==> flow/design.v <==
module cla
    (
     a,
     b,
     sum,
     c
     );
parameter WID = 6;
input [WID-1:0] a,b;
output [WID-1:0] sum;
output       c;
wire [WID:0] w_c;
wire [WID-1:0] w_g,w_p,w_s;
genvar i;
generate
for(i = 0; i<WID; i = i+1)
    begin : FAgen
    full_adder fai
            (
             .a(a[i]),
             .b(b[i]),
             .c_i(w_c[i]),
             .sum(w_s[i]),
             .c_o()
             );
    end
endgenerate
genvar j;
generate
    for (j=0;j<WID;j=j+1)
        begin : clgen
        assign w_g[j] = a[j] & b[j];
        assign w_p[j] = a[j] | b[j];
        assign w_c[j+1] = w_g[j] | (w_p[j] & w_c[j]);
        end
endgenerate
assign         w_c[0] = 1'b0;
assign         sum = w_s;
assign         c = w_c[WID];
endmodule 
module full_adder
    (
     a,
     b,
     c_i,
     sum,
     c_o
     );
input a;
input b;
input c_i;
output sum;
output c_o;
assign sum = a ^ b ^ c_i;
assign c_o = ((a ^ b) & c_i) | (a & b); 
endmodule 
module montpro
    (
     clk,
     rst,
     a, 
     b, 
     m, 
     ldnew,    
     r 
     );
parameter WID = 256;
parameter ZERO = 256'b0;
input     clk;
input     rst;
input [WID-1:0] a;
input [WID-1:0] b;
input [WID-1:0] m;
input           ldnew;
output [WID:0] r;
reg [WID-1:0]    asrg; 
always@(posedge clk)
    begin
    if(rst)
        begin
        asrg <= ZERO;
        end
    else if(ldnew)
        begin
        asrg <= a;
        end
    else
        begin
        asrg <= {1'b0,asrg[WID-1:1]};
        end
    end
wire [WID-1:0] mxao;  
mux #(WID) imxa (ZERO,b,asrg[0],mxao);
wire [WID:0] adari;  
wire [WID+1:0]   adars;  
cla #(WID+1) iclaa (adari,{1'b0,mxao},adars[WID:0],adars[WID+1]);
wire [WID-1:0] mxmo;  
mux #(WID) imxm (ZERO,m,adars[0],mxmo);
wire [WID+2:0]   admrs;  
cla #(WID+2) iclam (adars,{2'b0,mxmo},admrs[WID+1:0],admrs[WID+2]);
reg [WID+2:0]    rsrg;  
always@(posedge clk)
    begin
    if(rst)
        begin
        rsrg <= {2'b0,ZERO};
        end
    else if(ldnew)
        begin
        rsrg <= {2'b0,ZERO};
        end
    else
        begin
        rsrg <= {1'b0,admrs[WID+2:1]};
        end
    end
assign r = rsrg[WID:0];
assign adari = rsrg[WID:0];
endmodule 
module montprowrap
    (
     clk,
     rst,
     a, 
     b, 
     m, 
     r, 
     start,  
     done
     );
parameter WID = 256;
parameter CNTWID = 8;
parameter ZERO = 256'b0;
parameter IDLE = 1'b0;
parameter RUNNING = 1'b1;
input     clk;
input     rst;
input [WID-1:0] a;
input [WID-1:0] b;
input [WID-1:0] m;
output [WID-1:0] r;
input            start;
output           done;
reg              state;
reg [CNTWID-1:0] moncnt;  
wire             cntdone;  
wire             isidle; 
wire             cntflg; 
assign           isidle = state == IDLE;
assign           done = isidle; 
assign           cntflg = !isidle;
assign           cntdone = moncnt == -1'd1;
always@(posedge clk)
    begin
    if(rst)
        begin
        state <= IDLE;
        end
    else
        begin
        if(isidle)
            begin
            state <= start? RUNNING:IDLE;
            end
        else
            begin
            state <= cntdone? IDLE:RUNNING;
            end
        end
    end
always@(posedge clk)
    begin
    if(rst)
        begin
        moncnt <= ZERO;
        end
    else if(cntflg)
        begin
        moncnt <= moncnt + 1'b1;
        end
    else
        begin
        moncnt <= 0;
        end
    end
wire [WID:0] corers; 
montpro #(WID,ZERO) imontpro
    (
     .clk(clk),
     .rst(rst),
     .a(a), 
     .b(b), 
     .m(m), 
     .ldnew(done),    
     .r(corers) 
     );
wire [WID-1:0] lstrs;  
assign         lstrs = (corers >= {1'b0,m})? (corers - {1'b0,m}) : corers; 
assign         r = lstrs;
endmodule 
module mux
    (
     a,
     b,
     s,
     c
     );
parameter WIDTH = 1;
input     s;
input [WIDTH-1:0] a,b;
output [WIDTH-1:0] c;
assign             c = s?b:a;
endmodule 
* Tool chain data of montprowrap
The steps from the RTL of montprowrap to its reports follow in flow order.
Line numbers count from 1 in the design file above.
Operators carry their Yosys type and port widths (W data, S select, Z words).
Library cell names are shortened.
The mark - stands for no value.
- Design top :: montprowrap
- Clock :: clk
- Standard-cell library :: sky130hd
- Timing corner :: tt_025C_1v80

* Word level
Yosys after proc, flatten, opt, wreduce and memory -nomap, before mapping. Enables and synchronous resets that opt folds into registers are not counted as muxes. Memory bits, and registers merged into a memory's read port (data or address), are not among the register bits. Print and check cells are not counted. Equal cells are merged and count once.
- Register bits after elaboration :: 522
- Cells after elaboration :: 3087
- Memory bits (writable) :: 0
- Output and inout port bits :: 257
- Word width x clocked read ports :: 0
- ROM bits :: 0
- Memories kept :: 0
- Input bits :: 771
- Latch bits :: 0
- $add $sub $neg :: 2
- Multiply operators :: 0
- Shift-type cells :: 0
- Magnitude comparators :: 1
- Muxes and demuxes :: 7
- Divide/modulo/power cells :: 0
- Equality and inequality tests :: 1
- Reduce/logical cells :: 2
- Bitwise logic cells :: 3069
** Operators by type and width (number)
- $and A1 B1 Y1 :: 1024
- $xor A1 B1 Y1 :: 1024
- $or A1 B1 Y1 :: 1020
- $mux W256 :: 3
- $ge A257 B256 Y1 :: 1
- $sub A256 B256 Y256 :: 1
- $mux W255 :: 1
- $add A8 B1 Y8 const B :: 1
- $eq A8 B8 Y1 const B :: 1
- $reduce_or A2 Y1 :: 2
- $mux W1 :: 3
- $not A1 Y1 :: 1

* Longest topological paths
Longest topological path by Yosys (ltp), each cell counted once; first at word level (registers and memories cut), then after technology mapping (sequential cells cut; the memories' decode and read muxes count).
- Word-level depth :: 516
- ABC_AREA :: 0
- Gate-level depth with buffers :: 268
- Mapped depth without buffers :: 264

* Netlist
Source: synth_stat.txt of the flow (Yosys; design flattened, memories mapped). It holds for the ABC_AREA given above (unset counts as 0); a run with the other value may have another netlist.
Totals and module areas in this step are rounded.
** Cell types
- dfxtp_1 :: number 522, area in all 1.05E+04 um2
- fa_1 :: number 512, area in all 1.02E+04 um2
- and2_1 :: number 773, area in all 4.84E+03 um2
- ha_1 :: number 258, area in all 3.23E+03 um2
- mux2i_1 :: number 257, area in all 2.57E+03 um2
- a21oi_1 :: number 486, area in all 2.43E+03 um2
- nand2_1 :: number 629, area in all 2.36E+03 um2
- o21ai_0 :: number 470, area in all 2.35E+03 um2
- nor2_1 :: number 552, area in all 2.07E+03 um2
- inv_1 :: number 346, area in all 1.3E+03 um2
- xnor2_1 :: number 148, area in all 1.3E+03 um2
- clkbuf_1 :: number 282, area in all 1.06E+03 um2
- nand4_1 :: number 156, area in all 975.936 um2
- xor2_1 :: number 108, area in all 945.907 um2
- o21bai_1 :: number 94, area in all 705.677 um2
- a21o_1 :: number 89, area in all 668.141 um2
- nor3_1 :: number 68, area in all 340.326 um2
- o21a_1 :: number 42, area in all 315.302 um2
Other cell types: 65; their cells: 518.
- Cell count :: 6310
- Synthesis area :: 51820 um2
- Area of sequential cells :: 10450 um2
- Buffers :: 342
- Mapped flip-flops :: 522
By module: a second synthesis without flattening, with its own total; a netlist apart from the flattened one above.
- Cell total of the unflattened synthesis :: 9099
- Area (unflattened synthesis) :: 72110 um2
Rows give one instance, submodules left out.
** Modules
- montprowrap :: instances 1, sequential area 180.2 um2, cells 3975, area 22840 um2
- montpro :: instances 1, sequential area 10270 um2, cells 1369, area 16150 um2
- full_adder :: instances 515, sequential area 0.0 um2, cells 1, area 20.0 um2
- cla (WID=258) :: instances 1, sequential area 0.0 um2, cells 1359, area 8402 um2
- cla (WID=257) :: instances 1, sequential area 0.0 um2, cells 1313, area 8034 um2
- mux (WIDTH=256) :: instances 2, sequential area 0.0 um2, cells 284, area 3188 um2

* Path before layout
OpenSTA on the mapped netlist: ideal clock, no wires. The path of least setup slack (recovery checks aside). Input and output delay are each 20% of the period. Register names are those of the netlist, which keeps one name where synthesis merged equal registers.
- Path type :: input -> register
- Start point :: input port b[0]
- End point :: register imontpro.rsrg[255]
- Buffers on the path :: 0
- Path delay :: 98.319 ns
- External input delay :: 26.400 ns
- Data arrival time :: 124.604 ns
- Data required time :: 131.885 ns
- Launch time at the first pin :: 26.400 ns
- Period :: 132.0 ns
- Setup time :: 0.115 ns
- Setup slack :: 7.281 ns
- Stages :: 260
- Period reached after synthesis :: 124.719 ns
"path delay" = arrival - input delay + setup time.
"stages": output pins that drive a net of the path, with the launching flip-flop's if there is one; two outputs of one cell count as two.
"period reached after synthesis" = period - worst setup slack (recovery checks aside). The figure is calculated, with input and output delays left at 20% of the set period.
Between the ends stands the longest chain of elaborated cells between them, by number of cells; it is not shown to be the way that was timed. Of several equally long chains one is given.
Each line given opens the expression or statement behind the cell; cells for indexed reads and writes are added by Yosys, which also makes memories of some case tables.
At most two assigning lines are given for a register; there are more.
- Path through :: and2_1 > ha_1 > fa_1 > fa_1 > fa_1 > fa_1 > fa_1 > fa_1 > fa_1 > fa_1 > fa_1 > fa_1 > fa_1 > fa_1 > fa_1 > fa_1 > fa_1 > fa_1 > [... 224 more ...] > fa_1 > fa_1 > fa_1 > fa_1 > fa_1 > fa_1 > fa_1 > fa_1 > fa_1 > fa_1 > fa_1 > fa_1 > fa_1 > fa_1 > fa_1 > fa_1 > fa_1 > and2_1
- Cells in the longest elaborated chain :: 515
- Elaborated cells between the ends (all ways) :: 1792
- Those cells by class :: mux (2); logic (1790)
** Ends and longest elaborated chain, after synthesis
- from (decl) :: RTL line 139 : input [WID-1:0] b;
- $mux W256 :: RTL line 212 : assign             c = s?b:a;
- $and A1 B1 Y1 :: RTL line 32 : assign w_g[j] = a[j] & b[j];
- $and A1 B1 Y1 :: RTL line 34 : assign w_c[j+1] = w_g[j] | (w_p[j] & w_c[j]);
- $or A1 B1 Y1 :: RTL line 34
- $and A1 B1 Y1 :: RTL line 34
- $or A1 B1 Y1 :: RTL line 34
- $and A1 B1 Y1 :: RTL line 34
- [... 501 more ...]
- $and A1 B1 Y1 :: RTL line 34
- $or A1 B1 Y1 :: RTL line 34
- $xor A1 B1 Y1 :: RTL line 54 : assign sum = a ^ b ^ c_i;
- $or A1 B1 Y1 :: RTL line 33 : assign w_p[j] = a[j] | b[j];
- $and A1 B1 Y1 :: RTL line 34
- $or A1 B1 Y1 :: RTL line 34
- $xor A1 B1 Y1 :: RTL line 54
- to (assign) :: RTL line 106 : rsrg <= {2'b0,ZERO};
- to (assign) :: RTL line 110 : rsrg <= {2'b0,ZERO};
- to (decl) :: RTL line 101 : reg [WID+2:0]    rsrg;
Nets of the timed path that keep an RTL name, with a line that drives or declares them; the list need not be complete.
** Named nets, after synthesis (RTL line)
- imontpro.iclam.FAgen[256].fai.sum :: 54

* Worst path after layout
From the final timing report of flow run 1: the path of least setup slack in the routed layout; clock arrival at registers is part of the times.
- Path type :: input -> register
- Start point :: input port b[0]
- End point :: register imontpro.rsrg[255]
- Setup time :: 0.11 ns
- Buffers on the path :: 1
- Period :: 202.0 ns
- Setup slack :: 56.38 ns
- Data arrival time :: 146.22 ns
- External input delay :: 40.40 ns
- Data required time :: 202.60 ns
- Launch time at the first pin :: 40.40 ns
- Stages :: 261
Between the ends stands the longest chain of elaborated cells between them, by number of cells; it is not shown to be the way that was timed. Of several equally long chains one is given.
At most two assigning lines are given for a register; there are more.
- Path through :: clkdlybuf4s50_1 > and2_1 > ha_4 > fa_1 > fa_1 > fa_1 > fa_1 > fa_1 > fa_1 > fa_1 > fa_1 > fa_1 > fa_1 > fa_1 > fa_1 > fa_1 > fa_1 > fa_1 > [... 225 more ...] > fa_1 > fa_1 > fa_1 > fa_1 > fa_1 > fa_1 > fa_1 > fa_1 > fa_1 > fa_1 > fa_1 > fa_1 > fa_1 > fa_1 > fa_1 > fa_1 > fa_1 > and2_1
- Cells in the longest elaborated chain :: 515
- Elaborated cells between the ends (all ways) :: 1792
- Those cells by class :: mux (2); logic (1790)
** Ends and longest elaborated chain, post-layout
- from (decl) :: RTL line 139 : input [WID-1:0] b;
- $mux W256 :: RTL line 212 : assign             c = s?b:a;
- $and A1 B1 Y1 :: RTL line 32 : assign w_g[j] = a[j] & b[j];
- $and A1 B1 Y1 :: RTL line 34 : assign w_c[j+1] = w_g[j] | (w_p[j] & w_c[j]);
- $or A1 B1 Y1 :: RTL line 34
- $and A1 B1 Y1 :: RTL line 34
- $or A1 B1 Y1 :: RTL line 34
- $and A1 B1 Y1 :: RTL line 34
- [... 501 more ...]
- $and A1 B1 Y1 :: RTL line 34
- $or A1 B1 Y1 :: RTL line 34
- $xor A1 B1 Y1 :: RTL line 54 : assign sum = a ^ b ^ c_i;
- $or A1 B1 Y1 :: RTL line 33 : assign w_p[j] = a[j] | b[j];
- $and A1 B1 Y1 :: RTL line 34
- $or A1 B1 Y1 :: RTL line 34
- $xor A1 B1 Y1 :: RTL line 54
- to (assign) :: RTL line 106 : rsrg <= {2'b0,ZERO};
- to (assign) :: RTL line 110 : rsrg <= {2'b0,ZERO};
- to (decl) :: RTL line 101 : reg [WID+2:0]    rsrg;
Nets of the timed path that keep an RTL name, with a line that drives or declares them; the list need not be complete.
** Named nets, post-layout (RTL line)
- imontpro.iclam.FAgen[256].fai.sum :: 54

Lab notebook: montprowrap

Measured data: module montprowrap, platform sky130hd, 2 stored runs of the flow under differing settings, order arbitrary. Input and output delays are each 20% of the period that was set; the output load is 0.01 pF.
"achieved period" = clock period - worst setup slack. The figure is calculated, with input and output delays left at 20% of the set period.
"total power of the final layout" is the tool's figure for a default switching activity; nothing was simulated.
Results are given in rounded form.

** Flow run 1
- Settings :: period_ns=202.0; CORE_UTILIZATION=59; SETUP_SLACK_MARGIN=5.0; PLACE_DENSITY_LB_ADDON=0.04; GPL_TIMING_DRIVEN=1; GPL_ROUTABILITY_DRIVEN=1; CAP_MARGIN=20; CORE_MARGIN=2; SLEW_MARGIN=20
- Synthesized cell area :: 51820 um2
- Die outline area :: 90210 um2
- Standard-cell area after layout :: 64570 um2
- Post-layout utilization :: 0.743
- Worst setup slack after layout :: 56.38 ns
- Setup TNS :: 0.000 ns
- Lowest hold slack :: 0.469 ns
- Total power of the final layout :: 0.3219 mW
- Achieved period :: 145.624 ns

** Flow run 2
- Settings :: period_ns=74.6; CORE_UTILIZATION=35; PLACE_DENSITY_LB_ADDON=0.14; CORE_MARGIN=8; CELL_PAD_IN_SITES_GLOBAL_PLACEMENT=0; CELL_PAD_IN_SITES_DETAIL_PLACEMENT=2; SLEW_MARGIN=0; CAP_MARGIN=20
- Synthesized cell area :: 51820 um2
- Die outline area :: 160600 um2
- Standard-cell area after layout :: 68590 um2
- Post-layout utilization :: 0.466
- Worst setup slack after layout :: -34.00 ns
- Setup TNS :: -1585 ns
- Lowest hold slack :: 0.465 ns
- Total power of the final layout :: 0.9831 mW
- Achieved period :: 108.603 ns
